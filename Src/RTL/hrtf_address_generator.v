==> flow/design.v <==
module hrtf_address_generator(
    input wire clk,
    input wire reset,                
    input wire start_trigger,        
    input wire [7:0] angle_index,   
    output reg [15:0] bram_addr,    
    output reg conv_en,             
    output reg conv_done             
);
    reg [7:0] tap_count;
    reg state;  
    always @(posedge clk) begin
        if (reset) begin
            state <= 0;
            tap_count <= 0;
            conv_en <= 0;
            conv_done <= 0;
            bram_addr <= 0;
        end
        else if (start_trigger && state == 0) begin
            state <= 1;
            tap_count <= 0;
            conv_en <= 1;    
            conv_done <= 0;
            bram_addr <= {1'b0, angle_index, 7'b0}; 
        end 
        else if (state == 1) begin
            bram_addr <= {1'b0, angle_index, 7'b0} + tap_count;
            if (tap_count == 127) begin
                state <= 0;
                conv_en <= 0;   
                conv_done <= 1;  
            end else begin
                tap_count <= tap_count + 1;
            end
        end 
        else begin
            conv_done <= 0;  
        end
    end
endmodule
### Step by step through the tools: hrtf_address_generator

What the tools print for hrtf_address_generator, step after step.
Lines are those of the file above, counted from 1.
Operators carry their Yosys type and port widths (W data, S select, Z words).
Cell names lack the library's common part.
A cell with - has no value.

| design | value |
|---|---|
| design top | hrtf_address_generator |
| clock input | clk |
| standard-cell library | sky130hd |
| timing corner | tt_025C_1v80 |

### Word level

Counts by Yosys on the flattened word-level netlist (proc, flatten, opt, wreduce; memories kept). Register bits leave out memories and registers merged into their read ports (data or address). Print and check cells are left out. Cells with the same type and inputs are merged into one.

| word-level totals | value |
|---|---|
| bits in registers | 27 |
| bits in latches | 0 |
| memory bits (writable) | 0 |
| bits in read-only memories | 0 |
| clocked read ports x word width | 0 |
| memories | 0 |
| output and inout bits | 18 |
| elaborated cells | 26 |

| cells by class | value |
|---|---|
| $add $sub $neg | 2 |
| multipliers | 0 |
| divide/modulo/power cells | 0 |
| magnitude comparators | 0 |
| eq/ne operators | 1 |
| shifts and indexed selects | 0 |
| multiplexer cells | 8 |
| bitwise gates (word level) | 2 |
| reductions and logical operators | 7 |

Operators with widths:

| kind | count |
|---|---|
| $mux W15 | 2 |
| $add A15 B8 Y16 | 1 |
| $add A8 B1 Y8 const B | 1 |
| $eq A8 B7 Y1 const B | 1 |
| $mux W1 | 6 |
| $reduce_and A2 Y1 | 2 |
| $reduce_bool A2 Y1 | 2 |
| $reduce_or A3 Y1 | 1 |
| $not A1 Y1 | 2 |
| $reduce_or A2 Y1 | 1 |
| $logic_and A1 B1 Y1 | 1 |

### Depth

Yosys ltp: most cells in a row. Word level: on the elaborated netlist, between registers, memories and ports. Mapped: between sequential cells and ports; inverters and the memories' decode and read muxes count.

| depth | value |
|---|---|
| depth after elaboration | 4 |
| ABC_AREA | 0 |
| mapped depth | 5 |
| depth with buffers taken out | 5 |

### After synthesis

The flow's flattened synthesis, as Yosys stat reports it; memories are mapped. The netlist is that of the ABC_AREA named above (0 if unset); the other value can give another one.

| mapped netlist | value |
|---|---|
| cell count | 133 |
| mapped area | 1,275.0 µm² |
| mapped flip-flops | 27 |
| buffer cells | 6 |

Cell types:

| cell | count |
|---|---|
| dfxtp_1 | 27 |
| mux2i_1 | 14 |
| nand3b_1 | 6 |
| nor2_1 | 11 |
| ha_1 | 3 |
| a21oi_1 | 7 |
| nand4_1 | 5 |
| nand2_1 | 7 |
| or3b_1 | 3 |
| a211oi_1 | 3 |
| mux2_2 | 2 |
| nor3b_1 | 3 |
| o211ai_1 | 3 |
| a31oi_1 | 3 |
| or3_1 | 3 |
| a2bb2oi_1 | 2 |
| buf_2 | 3 |
| nand2b_1 | 2 |

Other cell types: 20; their cells: 26.

### Timing after synthesis

Path of least setup slack by OpenSTA after synthesis, without wires, with an ideal clock, recovery checks aside; 20% of the period is set as input and as output delay. Where synthesis merged equal registers, the netlist keeps one of their names.

| timing path post-synthesis | value |
|---|---|
| kind | register -> register |
| from | register tap_count[7] |
| to | register bram_addr[13] |
| period | 1.49 ns |
| library setup time | 0.074 ns |
| time at the first pin | 0.000 ns |
| arrival | 1.389 ns |
| required time | 1.416 ns |
| path slack | 0.027 ns |
| delay of the path | 1.463 ns |
| driving pins on the path | 6 |
| period reached after synthesis | 1.463 ns |

"delay of the path" is the arrival time less input delay plus setup time.
"driving pins on the path" counts driving pins, that of a launching flip-flop among them; a cell with two outputs on the path counts twice.
"period reached after synthesis" is the clock period less the worst setup slack; recovery checks do not enter. This is arithmetic on one report: input and output delays are still those of the set period (20% each).
The rows between start and end are the longest chain of elaborated cells between them; the timing report does not say that the signal goes this way. Where chains are equally long, one stands for them.
A line is the first line of the expression or statement that the cell stems from. Yosys adds cells for indexed reads and writes and turns some case tables into memories.
At most two assigning lines are given for a register; there are more.

| between the ends, post-synthesis | value |
|---|---|
| cell sequence | dfxtp_1 > ha_1 > ha_1 > nand4_1 > or3_1 > a31oi_1 |
| length of the longest elaborated chain | 3 |
| elaborated cells between the ends (all ways) | 3 |
| those cells by class | add/sub (1); mux (2) |

Ends and longest elaborated chain, post-synthesis:

| item | line | RTL |
|---|---|---|
| start, declared | 10 | `reg [7:0] tap_count;` |
| start, assigned | 15 | `tap_count <= 0;` |
| start, assigned | 34 | `tap_count <= tap_count + 1;` |
| $add A15 B8 Y16 | 28 | `bram_addr <= {1'b0, angle_index, 7'b0} + tap_count;` |
| $mux W15 | 27 | `else if (state == 1) begin` |
| $mux W15 | 20 | `else if (start_trigger && state == 0) begin` |
| end, assigned | 25 | `bram_addr <= {1'b0, angle_index, 7'b0};` |
| end, assigned | 28 |  |
| end, declared | 6 | `output reg [15:0] bram_addr,` |

### Path in the finished layout

Path of least setup slack in the final report of entry A (OpenROAD, finished layout, wires in). Where an end is a register, its clock arrival counts in the times.

| timing path after layout | value |
|---|---|
| kind | register -> register |
| from | register tap_count[0] |
| to | register tap_count[7] |
| period | 2.0 ns |
| library setup time | 0.05 ns |
| time at the first pin | 0.32 ns |
| arrival | 1.67 ns |
| required time | 2.27 ns |
| path slack | 0.60 ns |
| driving pins on the path | 5 |

The rows between start and end are the longest chain of elaborated cells between them; the timing report does not say that the signal goes this way. Where chains are equally long, one stands for them.
At most two assigning lines are given for a register; there are more.

| between the ends, after layout | value |
|---|---|
| cell sequence | dfxtp_2 > ha_4 > and3b_2 > or4_4 > a21oi_2 |
| length of the longest elaborated chain | 3 |
| elaborated cells between the ends (all ways) | 4 |
| those cells by class | add/sub (1); eq/ne (1); logic (1); reduce/logical (1) |

Ends and longest elaborated chain, after layout:

| item | line | RTL |
|---|---|---|
| start, declared | 10 | `reg [7:0] tap_count;` |
| start, assigned | 15 | `tap_count <= 0;` |
| start, assigned | 34 | `tap_count <= tap_count + 1;` |
| $eq A8 B7 Y1 | 29 | `if (tap_count == 127) begin` |
| $not A1 Y1 | - |  |
| $reduce_and A2 Y1 | - |  |
| end, assigned | 22 | `tap_count <= 0;` |
| end, assigned | 34 |  |
| end, declared | 10 |  |

Hand-over note for hrtf_address_generator

Module hrtf_address_generator, platform sky130hd: 2 stored runs of the flow (Yosys, OpenROAD) with differing settings, in no particular order. Input and output delays are each 20% of the period that was set; the output load is 0.01 pF.
"clock period reached" = clock period - worst setup slack. The figure is calculated, with input and output delays left at 20% of the set period.
"time of the worst setup path" = time allowed to the worst setup path (clock period - input delay - output delay, where it has them) - its slack; a late launch clock adds to it, a late capture clock takes from it.

#### Entry A

| setting | value |
|---|---|
| period_ns | `2.0` |
| CORE_UTILIZATION | `39` |
| SETUP_SLACK_MARGIN | `0.56` |
| PLACE_DENSITY_LB_ADDON | `0.11` |
| CELL_PAD_IN_SITES_GLOBAL_PLACEMENT | `1` |
| GPL_ROUTABILITY_DRIVEN | `1` |
| MIN_ROUTING_LAYER | `met1` |
| MAX_ROUTING_LAYER | `met4` |
| CAP_MARGIN | `20` |
| CORE_MARGIN | `2` |
| SLEW_MARGIN | `20` |

| result | value |
|---|---|
| worst setup slack after layout | 0.595 ns |
| time of the worst setup path | 1.40 ns |
| type of the worst setup path | register -> register |
| area inside the die boundary | 3,742.4 µm² |
| chip area after synthesis (Yosys) | 1,275.0 µm² |
| post-route worst hold slack | 0.469 ns |
| standard-cell area after layout | 1,798.0 µm² |
| final utilization | 58.4% |
| clock period reached | 1.405 ns |

#### Entry B

| setting | value |
|---|---|
| period_ns | `2.04` |
| CORE_UTILIZATION | `72` |
| PLACE_DENSITY_LB_ADDON | `0.29` |
| TNS_END_PERCENT | `20` |
| GPL_ROUTABILITY_DRIVEN | `0` |
| CTS_CLUSTER_SIZE | `71` |
| MAX_ROUTING_LAYER | `met4` |
| CAP_MARGIN | `20` |
| CORE_MARGIN | `2` |
| SLEW_MARGIN | `20` |

Incomplete, placement halted on FLW-0024.

End of note.
