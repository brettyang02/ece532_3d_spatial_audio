==> flow/design.v <==
module dsp_fir_folded (
    input wire clk,
    input wire reset,               
    input wire conv_en,            
    input wire signed [23:0] audio_in,
    input wire signed [15:0] coeff_in, 
    input wire new_sample_trig,
    output reg signed [23:0] audio_out
);
    reg signed [23:0] audio_history [0:127];
    reg [6:0] write_ptr = 0;
    reg [6:0] read_ptr = 0;
    integer i;
    initial begin
        for (i=0; i<128; i=i+1) audio_history[i] = 0;
        accumulator = 0;
        audio_out = 0;
        pipe_valid_s1 = 0;
        pipe_valid_s2 = 0;
    end
    reg signed [47:0] accumulator;
    reg signed [23:0] pipe_audio_s1;
    reg pipe_valid_s1;
    reg signed [23:0] pipe_audio_s2;
    reg pipe_valid_s2;
    always @(posedge clk) begin
        if (reset) begin
            write_ptr <= 0;
            read_ptr <= 0;
            accumulator <= 0;
            audio_out <= 0;
            pipe_valid_s1 <= 0;
            pipe_valid_s2 <= 0;
            pipe_audio_s1 <= 0;
            pipe_audio_s2 <= 0;
        end
        else if (new_sample_trig) begin
            audio_out   <= accumulator[37:14];
            accumulator <= 0;
            audio_history[write_ptr] <= audio_in;
            read_ptr <= write_ptr;        
            write_ptr <= write_ptr + 1;
            pipe_valid_s1 <= 0;
            pipe_valid_s2 <= 0;
        end
        else begin
            if (conv_en) begin
                read_ptr <= read_ptr - 1; 
            end
            if (conv_en) begin
                pipe_audio_s1 <= audio_history[read_ptr];
                pipe_valid_s1 <= 1;
            end else begin
                pipe_valid_s1 <= 0;
            end
            pipe_audio_s2 <= pipe_audio_s1;
            pipe_valid_s2 <= pipe_valid_s1;
            if (pipe_valid_s2) begin
                accumulator <= accumulator + (pipe_audio_s2 * coeff_in);
            end
        end
    end
endmodule
Tool chain data of dsp_fir_folded
What the tools print for dsp_fir_folded, step after step.
Line numbers count from 1 in the design file above.
Operators carry their Yosys type and port widths (W data, S select, Z words).
Library cell names are shortened.
The mark - stands for no value.
Inputs
  top: dsp_fir_folded
  clock input: clk
  cell library: sky130hd
  corner: tt_025C_1v80

Word-level counts
Source: Yosys, flattened and elaborated, memories not mapped. Widths are those after wreduce. Registers that Yosys merges into a memory's read port (data or address) are not register bits. Print and check cells do not count. Equal cells are merged and count once.
Yosys's memory passes give these memory sizes; they may raise the number of words (mostly to a power of two), join words into wider ones and drop unused or constant bits.
Word-level totals
  elaborated cells: 25
  memory cells: 1
  bits of input ports: 44
  RAM bits: 3072
  output and inout bits: 24
  flip-flop bits (word level): 112
  word width x clocked read ports: 24
Memory list
  audio_history: depth 128, width 24, rd ports 1, write ports 1, RTL line 10  | reg signed [23:0] audio_history [0:127];
Operators by class
  add/sub/neg operators: 3
  multipliers: 1
  bitwise gates (word level): 1
  multiplexer cells: 9
  reduce/logical cells: 3
Operator list (number)
  $mul A24 B16 Y40: 1
  $add A48 B40 Y48: 1
  $mux W24: 2
  $mux W7: 4
  $add A7 B1 Y7 const B: 1
  $sub A7 B1 Y7 const B: 1
  $mux W1: 3
  $reduce_and A2 Y1: 1
  $reduce_bool A2 Y1: 1
  $reduce_or A2 Y1: 1
  $not A1 Y1: 1

Depth
Yosys ltp: most cells in a row. Word level: on the elaborated netlist, between registers, memories and ports. Mapped: between sequential cells and ports; inverters and the memories' decode and read muxes count.
Depth
  depth in word-level cells: 3
  ABC_AREA: 0
  gate-level depth with buffers: 25
  depth with buffers taken out: 23

After synthesis
Yosys stat after the flow's synthesis: flattened, memories mapped to cells. It holds for the ABC_AREA given above (unset counts as 0); a run with the other value may have another netlist.
The area totals of this step are shown rounded.
Cells by type
  edfxtp_1: number 3072, total area 9.22E+04 um2
  mux4_2: number 972, total area 2.19E+04 um2
  fa_1: number 396, total area 7.93E+03 um2
  dfxtp_1: number 126, total area 2.52E+03 um2
  inv_1: number 463, total area 1.74E+03 um2
  ha_1: number 111, total area 1.39E+03 um2
  mux2i_1: number 128, total area 1.28E+03 um2
  nand2_1: number 283, total area 1.06E+03 um2
  nor2_1: number 279, total area 1.05E+03 um2
  and2_1: number 146, total area 913.376 um2
  clkbuf_1: number 202, total area 758.227 um2
  buf_2: number 80, total area 400.384 um2
  a21oi_1: number 64, total area 320.307 um2
  xnor2_1: number 30, total area 262.752 um2
  a211oi_1: number 33, total area 247.738 um2
  buf_4: number 29, total area 217.709 um2
  o21ai_0: number 29, total area 145.139 um2
  nand3_1: number 28, total area 140.134 um2
Other cell types: 45; their cells: 231.
Mapped netlist
  flip-flops: 3198
  buffer cells: 344
  synthesis area: 0.1361 mm2
  mapped cells: 6702

Timing after synthesis
OpenSTA on the mapped netlist: ideal clock, no wires. The path of least setup slack (recovery checks aside). Input and output delay are each 20% of the period. Register names are those of the netlist, which keeps one name where synthesis merged equal registers.
Path after synthesis
  path kind: in2reg
  start: input port coeff_in[1]
  end: register accumulator[37]
  stages: 20
  input delay: 1.724 ns
  delay of the path: 5.847 ns
  library setup time: 0.120 ns
  clock period: 8.62 ns
  slack: 1.049 ns
  required time: 8.500 ns
  data arrival time: 7.451 ns
  path buffers: 1
  time at the first pin: 1.724 ns
  synthesis period reached: 7.571 ns
"delay of the path" is the arrival time less input delay plus setup time.
"stages": output pins that drive a net of the path, with the launching flip-flop's if there is one; two outputs of one cell count as two.
"synthesis period reached" = period - worst setup slack (recovery checks aside). The figure is calculated, with input and output delays left at 20% of the set period.
Between the ends stands the longest chain of elaborated cells between them, by number of cells; it is not shown to be the way that was timed. Of several equally long chains one is given.
A line is the first line of the expression or statement that the cell stems from. Yosys adds cells for indexed reads and writes and turns some case tables into memories.
At most two assigning lines are given for a register; there are more.
On the way, after synthesis
  cells stage by stage: clkbuf_1 > nand2_1 > fa_1 > fa_1 > inv_1 > fa_1 > fa_1 > fa_1 > inv_1 > fa_1 > inv_1 > ha_1 > a2111oi_0 > o21ai_0 > a221oi_1 > a31oi_1 > a211oi_1 > o211ai_1 > and4_1 > o31a_1
  length of the longest elaborated chain: 2
  elaborated cells between the ends (all ways): 2
  classes of those cells: add/sub: 1; mul: 1
Ends and longest elaborated chain, after synthesis
  from (decl): RTL line 6  | input wire signed [15:0] coeff_in,
  $mul A24 B16 Y40: RTL line 59  | accumulator <= accumulator + (pipe_audio_s2 * coeff_in);
  $add A48 B40 Y48: RTL line 59
  to (assign): RTL line 39  | accumulator <= 0;
  to (assign): RTL line 59
  to (decl): RTL line 21  | reg signed [47:0] accumulator;

Timing after layout
Path of least setup slack in the final report of flow run 1 (OpenROAD, finished layout, wires in). Where an end is a register, its clock arrival counts in the times.
Path post-layout
  path kind: in2reg
  start: input port coeff_in[15]
  end: register accumulator[37]
  library setup time: 0.11 ns
  data arrival time: 11.11 ns
  required time: 12.69 ns
  slack: 1.58 ns
  input delay: 2.38 ns
  time at the first pin: 2.38 ns
  stages: 21
  clock period: 11.9 ns
  path buffers: 2
Between the ends stands the longest chain of elaborated cells between them, by number of cells; it is not shown to be the way that was timed. Of several equally long chains one is given.
At most two assigning lines are given for a register; there are more.
On the way, post-layout
  cells stage by stage: clkdlybuf4s50_1 > clkinv_1 > clkbuf_1 > nor2_1 > fa_1 > fa_1 > fa_1 > fa_1 > fa_1 > inv_1 > fa_1 > inv_1 > ha_1 > a2111oi_0 > o21ai_0 > a221oi_1 > a31oi_1 > a211oi_1 > o211ai_1 > and4_1 > o31a_1
  length of the longest elaborated chain: 2
  elaborated cells between the ends (all ways): 2
  classes of those cells: add/sub: 1; mul: 1
Ends and longest elaborated chain, post-layout
  from (decl): RTL line 6  | input wire signed [15:0] coeff_in,
  $mul A24 B16 Y40: RTL line 59  | accumulator <= accumulator + (pipe_audio_s2 * coeff_in);
  $add A48 B40 Y48: RTL line 59
  to (assign): RTL line 39  | accumulator <= 0;
  to (assign): RTL line 59
  to (decl): RTL line 21  | reg signed [47:0] accumulator;

# Flow runs of dsp_fir_folded

Top module dsp_fir_folded; platform sky130hd; tools Yosys and OpenROAD; 2 stored runs in no particular order. Input and output delays are each 20% of the period that was set; the output load is 0.01 pF.
By "period reached" is meant the clock period of the run minus its worst setup slack. This is arithmetic on one report: input and output delays are still those of the set period (20% each).
"power consumption" rests on the timing tool's default activity at the inputs, not on a simulated workload.
The measured numbers are rounded.

==> flow run 1: settings <==
{ "period_ns": 11.9, "CORE_UTILIZATION": 54, "SETUP_SLACK_MARGIN": 0.73, "PLACE_DENSITY_LB_ADDON": 0.05, "HOLD_SLACK_MARGIN": 0.18, "CORE_ASPECT_RATIO": 1.56, "CELL_PAD_IN_SITES_GLOBAL_PLACEMENT": 2, "ABC_AREA": 0, "GPL_TIMING_DRIVEN": 0, "GPL_ROUTABILITY_DRIVEN": 0, "CAP_MARGIN": 10, "MIN_ROUTING_LAYER": "met1", "MAX_ROUTING_LAYER": "met4", "CORE_MARGIN": 2, "SLEW_MARGIN": 20 }
==> flow run 1: results <==
synthesized cell area: 0.1361 mm2
area of the die: 0.2562 mm2
standard-cell area after routing: 0.1561 mm2
utilization after layout: 0.621
worst setup slack after layout: 1.579 ns
setup total negative slack: 0.000 ns
worst hold slack after layout: 0.408 ns
power consumption: 0.0246 W
period reached: 10.321 ns

==> flow run 2: settings <==
{ "period_ns": 13.8, "CORE_UTILIZATION": 22, "PLACE_DENSITY_LB_ADDON": 0.01, "CORE_ASPECT_RATIO": 0.98, "CELL_PAD_IN_SITES_GLOBAL_PLACEMENT": 0, "TNS_END_PERCENT": 10, "ABC_AREA": 1, "CTS_CLUSTER_DIAMETER": 148, "CAP_MARGIN": 25, "MIN_ROUTING_LAYER": "met2", "MAX_ROUTING_LAYER": "met4", "CORE_MARGIN": 2, "SLEW_MARGIN": 20 }
==> flow run 2: results <==
synthesized cell area: 0.1459 mm2
area of the die: 0.6697 mm2
standard-cell area after routing: 0.1714 mm2
utilization after layout: 0.259
worst setup slack after layout: 4.957 ns
setup total negative slack: 0.000 ns
worst hold slack after layout: 0.454 ns
power consumption: 0.02462 W
period reached: 8.843 ns
