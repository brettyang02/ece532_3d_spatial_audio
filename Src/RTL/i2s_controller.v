==> flow/design.v <==
`timescale 1ns/1ps
module i2s_controller (
    input  wire        clk_audio,
    input  wire        reset,
    output wire        mclk,
    output reg         sclk,
    output reg         lrck,
    input  wire        sd_rx, 
    output reg         sd_tx, 
    output reg [23:0]  l_data_rx,
    output reg [23:0]  r_data_rx,
    input  wire [23:0] l_data_tx,
    input  wire [23:0] r_data_tx,
    output reg new_sample_pulse
);
    assign mclk = clk_audio;
    reg sd_rx_sync, sd_rx_pipe;
    always @(posedge clk_audio) begin
        sd_rx_sync <= sd_rx;
        sd_rx_pipe <= sd_rx_sync;
    end
    reg [2:0] div_cnt;
    always @(posedge clk_audio) begin
        if (reset) {div_cnt, sclk} <= 4'd0;
        else {sclk, div_cnt} <= {sclk, div_cnt} + 4'd1;
    end
    wire sclk_rise = (div_cnt == 3'd0 && sclk == 1'b1);
    wire sclk_fall = (div_cnt == 3'd0 && sclk == 1'b0);
    reg [5:0] bit_cnt;       
    reg [23:0] rx_shift;
    reg [23:0] tx_shift;
    always @(posedge clk_audio) begin
        new_sample_pulse <= 1'b0;
        if (reset) begin
            bit_cnt   <= 6'd0;
            lrck      <= 1'b0;
            sd_tx     <= 1'b0;
            l_data_rx <= 24'd0;
            r_data_rx <= 24'd0;
        end else begin
            if (sclk_rise) begin
                if (bit_cnt >= 6'd1 && bit_cnt <= 6'd24)
                    rx_shift <= {rx_shift[22:0], sd_rx_pipe};
                else if (bit_cnt >= 6'd33 && bit_cnt <= 6'd56)
                    rx_shift <= {rx_shift[22:0], sd_rx_pipe};
                if (bit_cnt == 6'd25) l_data_rx <= rx_shift;
                if (bit_cnt == 6'd57) begin
                    r_data_rx <= rx_shift;
                    new_sample_pulse <= 1'b1;
                end
            end
            if (sclk_fall) begin
                if (bit_cnt == 6'd63) begin
                    lrck <= 1'b0;
                    tx_shift <= l_data_tx;  
                end else if (bit_cnt == 6'd31) begin
                    lrck <= 1'b1;
                    tx_shift <= r_data_tx;  
                end
                if ((bit_cnt >= 6'd0 && bit_cnt <= 6'd23) || (bit_cnt >= 6'd32 && bit_cnt <= 6'd55)) begin
                    sd_tx <= tx_shift[23];
                    tx_shift <= {tx_shift[22:0], 1'b0};
                end else begin
                    sd_tx <= 1'b0;
                end
            end
            if (sclk_fall) begin
                bit_cnt <= bit_cnt + 6'd1;
            end
        end
    end
endmodule
======== Reports on i2s_controller ========
What the tools print for i2s_controller, step after step.
Lines are those of the file above, counted from 1.
Operators: Yosys type, input widths -> output width; for muxes data width and select width s.
Cell names lack the library's common part.
The mark - stands for no value.
design
  top module .............................. i2s_controller
  clock input ............................. clk_audio
  cell library ............................ sky130hd
  timing corner ........................... tt_025C_1v80

======== Elaborated design ========
Yosys after proc, flatten, opt, wreduce and memory -nomap, before mapping. Memory bits, and registers merged into a memory's read port (data or address), are not among the register bits. Print and check cells are not counted. Equal cells are merged and count once.
storage and ports
  bits in registers ....................... 111
  latch bits .............................. 0
  memory bits (writable) .................. 0
  bits in read-only memories .............. 0
  clocked read ports x word width ......... 0
  memories ................................ 0
  input bits .............................. 51
  output and inout port bits .............. 53
  cells after elaboration ................. 56
cells by class
  add/sub/neg operators ................... 2
  multiply operators ...................... 0
  divide/modulo/power cells ............... 0
  order comparisons ....................... 8
  equality and inequality tests ........... 4
  shift-type cells ........................ 0
  mux-type cells .......................... 9
  bitwise gates (word level) .............. 3
  reduce/logical cells .................... 17
operator list
  operator             count
  $mux 24              5
  $ge 6x1->1 const B   2
  $le 6x5->1 const B   2
  $eq 6x5->1 const B   2
  $ge 6x6->1 const B   2
  $le 6x6->1 const B   2
  $eq 6x6->1 const B   2
  $logic_and 1x1->1    6
  $reduce_and 2->1     3
  $reduce_and 3->1     2
  $add 6x1->6 const B  1
  $reduce_bool 2->1    2
  $add 4x1->4 const B  1
  $mux 1               4
  $not 1->1            3
  $logic_not 3->1      1
  $reduce_bool 3->1    1
  $reduce_or 2->1      1
  $logic_or 1x1->1     1

======== Longest topological paths ========
Longest topological path by Yosys (ltp), each cell counted once; first at word level (registers and memories cut), then after technology mapping (sequential cells cut; the memories' decode and read muxes count).
logic depth
  word-level depth ........................ 5
  ABC_AREA ................................ 0
  mapped depth ............................ 7
  depth with buffers taken out ............ 5

======== Synthesis result ========
Source: synth_stat.txt of the flow (Yosys; design flattened, memories mapped). It holds for the ABC_AREA given above (unset counts as 0); a run with the other value may have another netlist.
The area totals of this step are shown rounded.
synthesis totals
  standard cells after synthesis .......... 416
  chip area (Yosys) ....................... 4640 um2
  sequential area ......................... 2700 um2
  mapped flip-flops ....................... 111
  buffer cells ............................ 30
cells by type
  cell type  count  area in all (um2)
  edfxtp_1   48     1.44E+03
  dfxtp_1    63     1261.21
  mux2i_1    48     480.461
  nand2b_1   48     300.288
  o21ai_1    55     275.264
  nor2b_1    25     156.4
  nand2_1    29     108.854
  o21ai_0    19     95.091
  clkbuf_1   19     71.318
  ha_1       5      62.56
  a21oi_1    7      35.034
  buf_2      7      35.034
  buf_6      3      33.782
  nor2_1     7      26.275
  nand3_1    5      25.024
  nand4b_4   1      23.773
  nor4_4     1      21.27
  inv_1      5      18.768
Not listed: further types 15, cells in them 21.

Stored flow runs of i2s_controller (2 of them; Yosys, OpenROAD, sky130hd). They differ in their settings and are not a sequence. Constraints: input delay and output delay 20% of the set period each, output load 0.01 pF.
Results are given in rounded form.

======== run 1 ========
==> flow/run.sh <==
#!/bin/bash
# the make line also repeats the synthesis and layout settings of config.mk as NAME=value (left out here)
make -C /OpenROAD-flow-scripts/flow DESIGN_CONFIG=/design/flow/config.mk WORK_HOME=/design/flow/orfs CLKGATE_MAP_FILE= finish
==> flow/config.mk <==
export PLATFORM = sky130hd
export DESIGN_NAME = i2s_controller
export DESIGN_NICKNAME = i2s_controller
export VERILOG_FILES = /design/flow/design.v
export SDC_FILE = /design/flow/constraint.sdc
export NUM_CORES = 4
export LEC_CHECK = 0
export CAP_MARGIN = 10
export CELL_PAD_IN_SITES_GLOBAL_PLACEMENT = 2
export CORE_MARGIN = 2
export CORE_UTILIZATION = 27
export CTS_CLUSTER_DIAMETER = 169
export CTS_CLUSTER_SIZE = 97
export GPL_ROUTABILITY_DRIVEN = 1
export PLACE_DENSITY_LB_ADDON = 0.21
export SLEW_MARGIN = 20
export TNS_END_PERCENT = 40
==> flow/constraint.sdc <==
create_clock -name core_clock -period 2.29 [get_ports {clk_audio}]
set_input_delay 0.4580 -clock core_clock [delete_from_list [all_inputs] [get_ports {clk_audio}]]
set_output_delay 0.4580 -clock core_clock [all_outputs]
set_load 0.01 [all_outputs]

-------- measured, run 1 --------
  area of the synthesized netlist ......... 4640 um2
  total die area .......................... 18200 um2
  standard-cell area after routing ........ 6350 um2
  utilization ............................. 38.0 %
  setup slack of the worst path ........... 0.170 ns
  total negative slack on setup checks .... 0.000 ns
  worst hold slack after layout ........... 0.330 ns

======== run 2 ========
==> flow/run.sh <==
#!/bin/bash
# the make line also repeats the synthesis and layout settings of config.mk as NAME=value (left out here)
make -C /OpenROAD-flow-scripts/flow DESIGN_CONFIG=/design/flow/config.mk WORK_HOME=/design/flow/orfs CLKGATE_MAP_FILE= finish
==> flow/config.mk <==
export PLATFORM = sky130hd
export DESIGN_NAME = i2s_controller
export DESIGN_NICKNAME = i2s_controller
export VERILOG_FILES = /design/flow/design.v
export SDC_FILE = /design/flow/constraint.sdc
export NUM_CORES = 4
export LEC_CHECK = 0
export CAP_MARGIN = 15
export CELL_PAD_IN_SITES_DETAIL_PLACEMENT = 0
export CELL_PAD_IN_SITES_GLOBAL_PLACEMENT = 2
export CORE_ASPECT_RATIO = 1.2
export CORE_MARGIN = 7
export CORE_UTILIZATION = 30
export CTS_CLUSTER_SIZE = 20
export MAX_ROUTING_LAYER = met5
export SLEW_MARGIN = 20
==> flow/constraint.sdc <==
create_clock -name core_clock -period 4.02 [get_ports {clk_audio}]
set_input_delay 0.8040 -clock core_clock [delete_from_list [all_inputs] [get_ports {clk_audio}]]
set_output_delay 0.8040 -clock core_clock [all_outputs]
set_load 0.01 [all_outputs]

-------- measured, run 2 --------
  area of the synthesized netlist ......... 4640 um2
  total die area .......................... 19100 um2
  standard-cell area after routing ........ 6240 um2
  utilization ............................. 41.5 %
  setup slack of the worst path ........... 0.492 ns
  total negative slack on setup checks .... 0.000 ns
  worst hold slack after layout ........... 0.333 ns
